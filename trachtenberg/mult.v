==> flow/design.v <==
`timescale 1ns / 1ps
module mult(
    input [4:0] ia,
    input [4:0] ib,
    input iclk,
    output [9:0] ores,
    output ovalid,
    input istart,
    output oready
    );
    reg [4 : 0] a;
    reg [4 : 0] b;
    reg [9 : 0] ans;
    reg valid;
    reg ready;
    always@(posedge iclk) begin
        if (istart) begin
            a <= ia;
            b <= ib;
            ready <= 0;
        end
        if (valid) begin
            ready <= 1;
        end
        valid <= istart;
        ans <= a * b;
    end
    assign ovalid = valid;
    assign oready = ready;
    assign ores = ans;
endmodule
# [Step by step through the tools: mult]
# The steps from the RTL of mult to its reports follow in flow order.
# Lines are those of the file above, counted from 1.
# Cell names lack the library's common part.
# Not given: -
[setup] top_module="mult" clock_port="iclk" cell_library="sky130hd" corner="tt_025C_1v80"

# [After elaboration]
# Yosys after proc, flatten, opt, wreduce and memory -nomap, before mapping. Enables and synchronous resets that opt folds into registers are not counted as muxes. Memory bits, and registers merged into a memory's read port (data or address), are not among the register bits. Print and check cells are not counted. Equal cells are merged and count once.
[classes] mux=0 n_mul=1 n_reduce_logical=0 eq_ne=0 cmp=0 n_div=0 logic=0 n_addsub=0 n_shift=0
[ops] operator="5-bit by 5-bit multiplier with 10-bit output" n=1
[word_totals] romBits=0 latchBits=0 ff_bits=22 word_cells=6 mem_bits_rw=0 memories=0 out_inout_bits=12 clocked_rd_ports_x_width=0 inputBits=12

# [Longest topological paths]
# Longest topological path by Yosys (ltp), each cell counted once; first at word level (registers and memories cut), then after technology mapping (sequential cells cut; the memories' decode and read muxes count).
[depth] depth_word=1 ABC_AREA=0 ltp_mapped=12 depth_no_buf=12

# [Mapped cells and area]
# Yosys stat after the flow's synthesis: flattened, memories mapped to cells. It holds for the ABC_AREA given above (unset counts as 0); a run with the other value may have another netlist.
# Totals and module areas in this step are rounded.
[mapped] sequential_area_mm2=0.0005405 yosys_area_mm2=0.001341 cell_count=114 ffs=22 buffers=0
[types] cell_type="edfxtp_1" n=10 area_total_um2=300.288
[types] cell_type="dfxtp_1" n=12 area_total_um2=240.23
[types] cell_type="ha_1" n=18 area_total_um2=225.216
[types] cell_type="fa_1" n=9 area_total_um2=180.173
[types] cell_type="and2_1" n=19 area_total_um2=118.864
[types] cell_type="inv_1" n=16 area_total_um2=60.058
[types] cell_type="xor2_1" n=3 area_total_um2=26.275
[types] cell_type="nand2_1" n=6 area_total_um2=22.522
[types] cell_type="xnor2_1" n=2 area_total_um2=17.517
[types] cell_type="o41ai_2" n=1 area_total_um2=16.266
[types] cell_type="a2111oi_2" n=1 area_total_um2=15.014
[types] cell_type="nand3b_1" n=2 area_total_um2=15.014
[types] cell_type="nor2b_4" n=1 area_total_um2=13.763
[types] cell_type="a21oi_1" n=2 area_total_um2=10.01
[types] cell_type="a221oi_1" n=1 area_total_um2=8.758
[types] cell_type="nand2b_2" n=1 area_total_um2=8.758
[types] cell_type="o21ai_2" n=1 area_total_um2=8.758
[types] cell_type="a21boi_1" n=1 area_total_um2=7.507
# Other cell types: 8; their cells: 8.

# [Timing after synthesis]
# Path of least setup slack by OpenSTA after synthesis, without wires, with an ideal clock, recovery checks aside; 20% of the period is set as input and as output delay. Where synthesis merged equal registers, the netlist keeps one of their names.
[synth_timing] path_type="reg2reg" from="register b[4]" to="register ans[8]" clock_period_ps=3400 t_arrival_ps=3138 path_slack_ps=200 required_time_ps=3337 driving_pins=12 t_first_pin_ps=0 delay_ps=3201 path_buffers=0 synth_period_reached_ps=3200
# "delay_ps" = arrival - input delay + setup time.
# "driving_pins": output pins that drive a net of the path, with the launching flip-flop's if there is one; two outputs of one cell count as two.
# "synth_period_reached_ps" = period - worst setup slack (recovery checks aside). The figure is calculated, with input and output delays left at 20% of the set period.
# Between the ends stands the longest chain of elaborated cells between them, by number of cells; it is not shown to be the way that was timed. Of several equally long chains one is given.
# Each line given opens the expression or statement behind the cell; cells for indexed reads and writes are added by Yosys, which also makes memories of some case tables.
[synth_via] cell_sequence="edfxtp_1 nand2_1 fa_1 fa_1 fa_1 inv_1 ha_1 nor2b_4 o21ai_2 nand2b_2 a2111oi_2 nand3b_1" elab_chain_len=1 cells_between=1 cone_lines=1 classes_between="mul: 1"
[synth_rtl] element="start: declaration" line=12 source="reg [4 : 0] b;"
[synth_rtl] element="start: assignment" line=19 source="b <= ib;"
[synth_rtl] element="5-bit by 5-bit multiplier with 10-bit output" line=26 source="ans <= a * b;"
[synth_rtl] element="end: assignment" line=26
[synth_rtl] element="end: declaration" line=13 source="reg [9 : 0] ans;"

# [Worst path after layout]
# Path of least setup slack in the final report of run 2 (OpenROAD, finished layout, wires in). Where an end is a register, its clock arrival counts in the times.
# The report prints the path's times to 10 ps; the period is as set.
[layout_timing] path_type="reg2reg" from="register b[4]" to="register ans[8]" t_first_pin_ps=310 driving_pins=12 clock_period_ps=3270 required_time_ps=3540 path_buffers=0 t_arrival_ps=3320 path_slack_ps=220
# Between the ends stands the longest chain of elaborated cells between them, by number of cells; it is not shown to be the way that was timed. Of several equally long chains one is given.
[layout_via] cell_sequence="edfxtp_1 nand2_1 fa_1 fa_1 fa_1 inv_2 ha_4 nor2b_4 o21ai_2 nand2b_4 a2111oi_4 nand3b_1" elab_chain_len=1 cells_between=1 cone_lines=1 classes_between="mul: 1"
[layout_rtl] element="start: declaration" line=12 source="reg [4 : 0] b;"
[layout_rtl] element="start: assignment" line=19 source="b <= ib;"
[layout_rtl] element="5-bit by 5-bit multiplier with 10-bit output" line=26 source="ans <= a * b;"
[layout_rtl] element="end: assignment" line=26
[layout_rtl] element="end: declaration" line=13 source="reg [9 : 0] ans;"

# mult through Yosys and OpenROAD on sky130hd: 2 stored runs, unordered, with their settings and measured results. The constraints put input and output delay at 20% of the set period each and load the outputs with 0.01 pF.
# "achieved_period_ps" is the run's clock period less its worst setup slack. It is reckoned from that one timing run; input and output delays stay at 20% of the period that was set.
# "worst_setup_path_time_ps" = time allowed to the worst setup path (clock period - input delay - output delay, where it has them) - its slack; a late launch clock adds to it, a late capture clock takes from it.
# "worst_setup_path_time_ps" is known to 10 ps.
# Values from the reports are rounded here.
run="run 1" settings period_ns=3.66 CORE_UTILIZATION=65 PLACE_DENSITY_LB_ADDON=0.11 CELL_PAD_IN_SITES_GLOBAL_PLACEMENT=1 CELL_PAD_IN_SITES_DETAIL_PLACEMENT=0 ABC_AREA=1 GPL_TIMING_DRIVEN=0 CTS_CLUSTER_SIZE=65 MIN_ROUTING_LAYER="met2" CAP_MARGIN=20 CORE_MARGIN=2 SLEW_MARGIN=20
run="run 1" outcome="no final report: placement broke off with FLW-0024"
run="run 2" settings period_ns=3.27 SETUP_SLACK_MARGIN=0.97 CAP_MARGIN=20 CORE_MARGIN=2 CORE_UTILIZATION=40 SLEW_MARGIN=20
run="run 2" results yosys.chip_area_mm2=0.001341 final_die_area_mm2=0.003832 util_pct=55.2 worst_setup_slack_ps=221 setupTns_ps=0 final_hold_ws_ps=453 achieved_period_ps=3049 worst_setup_path_time_ps=3050 worst_path_kind="reg2reg"
