==> flow/design.v <==
`timescale 1ns / 1ps
module trachtenberg_pp(
    input iclk,
    input [4:0] ia,
    input [4:0] ib,
    output [9:0] ores,
    input istart,
    output ovalid,
    output oready
    );
    reg [4 : 0] a;
    reg [4 : 0] b;
    reg [9 : 0] res0, res1, res2, res3, res4, res5, res6, res7, res8;
    reg [9 : 0] ans;
    reg valid;
    reg ready;
    always @(posedge iclk)
    begin
        res0 <= (a[0] & b[0]);
        ans[0] <= res0[0];
        res1 <= (a[0] & b[1]) + (a[1] & b[0]);
        ans[1] <= res1[0];
        res2 <= (a[0] & b[2]) + (a[1] & b[1]) + (a[2] & b[0]) + res1[9:1];
        ans[2] <= res2[0];
        res3 <= (a[0] & b[3]) + (a[1] & b[2]) + (a[2] & b[1]) + (a[3] & b[0]) + res2[9:1];
        ans[3] <= res3[0];
        res4 <= (a[0] & b[4]) + (a[1] & b[3]) + (a[2] & b[2]) + (a[3] & b[1]) + (a[4] & b[0]) + res3[9:1];
        ans[4] <= res4[0];
        res5 <= (a[1] & b[4]) + (a[2] & b[3]) + (a[3] & b[2]) + (a[4] & b[1]) + res4[9:1];
        ans[5] <= res5[0];
        res6 <= (a[2] & b[4]) + (a[3] & b[3]) + (a[4] & b[2]) + res5[9:1];
        ans[6] <= res6[0];
        res7 <= (a[3] & b[4]) + (a[4] & b[3]) + res6[9:1];
        ans[7] <= res7[0];
        res8 <=  (a[4] & b[4]) + res7[9:1];
        ans[9:8] <= res8;
    end 
    always @(posedge iclk)
    begin
        if (istart) begin
            a <= ia;
            b <= ib;
            ready <= 0;
        end
        if (valid) begin
            ready <= 1;
        end
        valid <= istart;
    end
    assign ovalid = valid;
    assign oready = ready;
    assign ores = ans;
endmodule
From RTL to reports: trachtenberg_pp
The steps from the RTL of trachtenberg_pp to its reports follow in flow order.
Line numbers count from 1 in the design file above.
Library cell names are shortened.
A cell with n/a has no value.
- design top: trachtenberg_pp
- clock port: iclk
- standard-cell library: sky130hd
- timing corner: tt_025C_1v80

After elaboration
Source: Yosys, flattened and elaborated, memories not mapped. Widths are those after wreduce; folded enables and synchronous resets count as part of the registers. Registers that Yosys merges into a memory's read port (data or address) are not register bits. Print and check cells do not count. Equal cells are merged and count once.
- $lt $le $gt $ge: 0
- noted reductions and logical operators: 0
- noted equality and inequality tests: 0
- noted shift operators: 0
- noted div/mod/pow operators: 0
- noted multiplexer cells: 0
- noted bitwise gates (word level): 25
- multiply operators: 0
- noted $add $sub $neg: 23
- operators by type and width (cell ; count):
    1-bit bitwise AND ; 25
    3-bit by 1-bit adder with 4-bit output ; 4
    2-bit by 1-bit adder with 3-bit output ; 5
    1-bit by 1-bit adder with 2-bit output ; 7
    5-bit by 6-bit adder with 6-bit output ; 1
    4-bit by 1-bit adder with 5-bit output ; 1
    4-bit by 3-bit adder with 5-bit output ; 1
    4-bit by 5-bit adder with 5-bit output ; 1
    3-bit by 4-bit adder with 4-bit output ; 1
    2-bit by 3-bit adder with 3-bit output ; 1
    1-bit by 2-bit adder with 2-bit output ; 1
- noted register bits: 56
- word width x clocked read ports at 0
- memories kept at 0
- elaborated cells: 62
- bits in latches at 0
- output and inout bits: 12
- input bits: 12
- bits in read-only memories: 0
- bits in writable memories at 0

Depth
Depth = most cells in a row (Yosys ltp): at word level without a register or memory, in the mapped netlist without a sequential cell, where the memories' decode and read muxes count.
- word-level depth: 6
- ABC_AREA at 1
- depth in mapped cells at 10
- noted depth with buffers taken out: 10

After synthesis
The flow's flattened synthesis, as Yosys stat reports it; memories are mapped. The netlist is that of the ABC_AREA named above (0 if unset); the other value can give another one.
- noted buffer cells: 0
- noted flip-flops: 48
- chip area (Yosys) at 0.001823 mm²
- area of sequential cells: 0.001061 mm²
- noted cell count: 168
- cells by type (type ; count ; area in all (µm²)):
    dfxtp_1 ; 38 ; 760.73
    edfxtp_1 ; 10 ; 300.288
    fa_1 ; 13 ; 260.25
    nand2_1 ; 48 ; 180.173
    inv_1 ; 45 ; 168.912
    ha_1 ; 11 ; 137.632
    nand3_1 ; 3 ; 15.014

Worst setup path after synthesis
OpenSTA on the mapped netlist: ideal clock, no wires. The path of least setup slack (recovery checks aside). Input and output delay are each 20% of the period. Register names are those of the netlist, which keeps one name where synthesis merged equal registers.
- kind: register to register
- start point: register a[0]
- end point: register res4[1]
- arrival time: 2.253 ns
- path delay at 2.363 ns
- library setup time: 0.110 ns
- path buffers at 0
- noted setup slack: 0.017 ns
- noted data required time: 2.270 ns
- noted launch time at the first pin: 0.000 ns
- noted period: 2.38 ns
- stages on the path at 9
- synthesis period reached at 2.363 ns
"path delay" = arrival - input delay + setup time.
"stages on the path" counts driving pins, that of a launching flip-flop among them; a cell with two outputs on the path counts twice.
"synthesis period reached" = period - worst setup slack (recovery checks aside). The figure is calculated, with input and output delays left at 20% of the set period.
Between the ends stands the longest chain of elaborated cells between them, by number of cells; it is not shown to be the way that was timed. Of several equally long chains one is given.
Each line given opens the expression or statement behind the cell; cells for indexed reads and writes are added by Yosys, which also makes memories of some case tables.
- cell sequence: edfxtp_1 -> nand2_1 -> inv_1 -> fa_1 -> fa_1 -> ha_1 -> inv_1 -> fa_1 -> inv_1
- length of the longest elaborated chain at 6
- elaborated cells between the ends (all ways): 6
- RTL lines with such cells: 1
- classes of those cells: add/sub (5); logic (1)
- ends and longest elaborated chain, post-synthesis (element ; RTL line ; RTL):
    start: declaration ; 11 ; reg [4 : 0] a;
    start: assignment ; 41 ; a <= ia;
    1-bit bitwise AND ; 27 ; res4 <= (a[0] & b[4]) + (a[1] & b[3]) + (a[2] & b[2]) + (a[3] & b[1]) + (a[4] & b[0]) + res3[9:1];
    1-bit by 1-bit adder with 2-bit output ; 27 ;
    2-bit by 1-bit adder with 3-bit output ; 27 ;
    3-bit by 1-bit adder with 4-bit output ; 27 ;
    4-bit by 1-bit adder with 5-bit output ; 27 ;
    5-bit by 6-bit adder with 6-bit output ; 27 ;
    end: assignment ; 27 ;

Worst path after layout
Path of least setup slack in the final report of entry A (OpenROAD, finished layout, wires in). Where an end is a register, its clock arrival counts in the times.
- kind: register to register
- start point: register b[4]
- end point: register res4[2]
- noted setup slack: 0.21 ns
- arrival time: 2.80 ns
- stages on the path at 11
- noted launch time at the first pin: 0.30 ns
- noted period: 2.76 ns
- noted data required time: 3.01 ns
- path buffers at 0
- library setup time: 0.05 ns
Between the ends stands the longest chain of elaborated cells between them, by number of cells; it is not shown to be the way that was timed. Of several equally long chains one is given.
- cell sequence: edfxtp_1 -> nand2_1 -> inv_1 -> fa_1 -> fa_1 -> ha_1 -> inv_1 -> fa_1 -> inv_1 -> nand2_1 -> nand2_1
- length of the longest elaborated chain at 6
- elaborated cells between the ends (all ways): 6
- RTL lines with such cells: 1
- classes of those cells: add/sub (5); logic (1)
- ends and longest elaborated chain, post-layout (element ; RTL line ; RTL):
    start: declaration ; 12 ; reg [4 : 0] b;
    start: assignment ; 42 ; b <= ib;
    1-bit bitwise AND ; 27 ; res4 <= (a[0] & b[4]) + (a[1] & b[3]) + (a[2] & b[2]) + (a[3] & b[1]) + (a[4] & b[0]) + res3[9:1];
    1-bit by 1-bit adder with 2-bit output ; 27 ;
    2-bit by 1-bit adder with 3-bit output ; 27 ;
    3-bit by 1-bit adder with 4-bit output ; 27 ;
    4-bit by 1-bit adder with 5-bit output ; 27 ;
    5-bit by 6-bit adder with 6-bit output ; 27 ;
    end: assignment ; 27 ;

Memo
Re: implementation data of trachtenberg_pp

Stored flow runs of trachtenberg_pp (2 of them; Yosys, OpenROAD, sky130hd). They differ in their settings and are not a sequence. Constraints: input delay and output delay 20% of the set period each, output load 0.01 pF.
"time of the worst setup path" means the part of the period allowed to the worst setup path (the constraints hold back 20% at inputs and 20% at outputs) less its slack; where the path has registers, the arrival times of their clocks count too.
"power consumption" rests on the timing tool's default activity at the inputs, not on a simulated workload.

Entry A
Settings were period_ns = 2.76; CORE_UTILIZATION = 38; SETUP_SLACK_MARGIN = -0.2; PLACE_DENSITY_LB_ADDON = 0.29; HOLD_SLACK_MARGIN = 0.29; CELL_PAD_IN_SITES_DETAIL_PLACEMENT = 1; ABC_AREA = 1; GPL_TIMING_DRIVEN = 1; GPL_ROUTABILITY_DRIVEN = 0; CTS_CLUSTER_SIZE = 27; SLEW_MARGIN = 40; MIN_ROUTING_LAYER = met2; MAX_ROUTING_LAYER = met5; CAP_MARGIN = 20; CORE_MARGIN = 2
- setup slack of the critical path at 0.210 ns
- noted the worst-case hold slack: 0.330 ns
- power consumption at 1746 µW
- noted the standard-cell area after routing: 0.0022009 mm²
- Yosys chip area after synthesis: 0.001823 mm²
- die footprint: 0.0053678 mm²
- noted the time of the worst setup path: 2.55 ns
- kind of the worst setup path: register to register
- noted the final utilization: 47.2 %

Entry B
Settings were period_ns = 3.41; CORE_UTILIZATION = 70; PLACE_DENSITY_LB_ADDON = 0.12; CORE_MARGIN = 6; TNS_END_PERCENT = 45; ABC_AREA = 0; GPL_ROUTABILITY_DRIVEN = 1; CTS_CLUSTER_SIZE = 39; MIN_ROUTING_LAYER = met2; CAP_MARGIN = 20; SLEW_MARGIN = 20
- noted the final utilization: 91.2 %
- noted the standard-cell area after routing: 0.0020757 mm²
- die footprint: 0.0038428 mm²
- noted the time of the worst setup path: 2.59 ns
- kind of the worst setup path: register to register
- setup slack of the critical path at 0.824 ns
- noted the worst-case hold slack: 0.340 ns
- power consumption at 1369 µW
- Yosys chip area after synthesis: 0.0017492 mm²
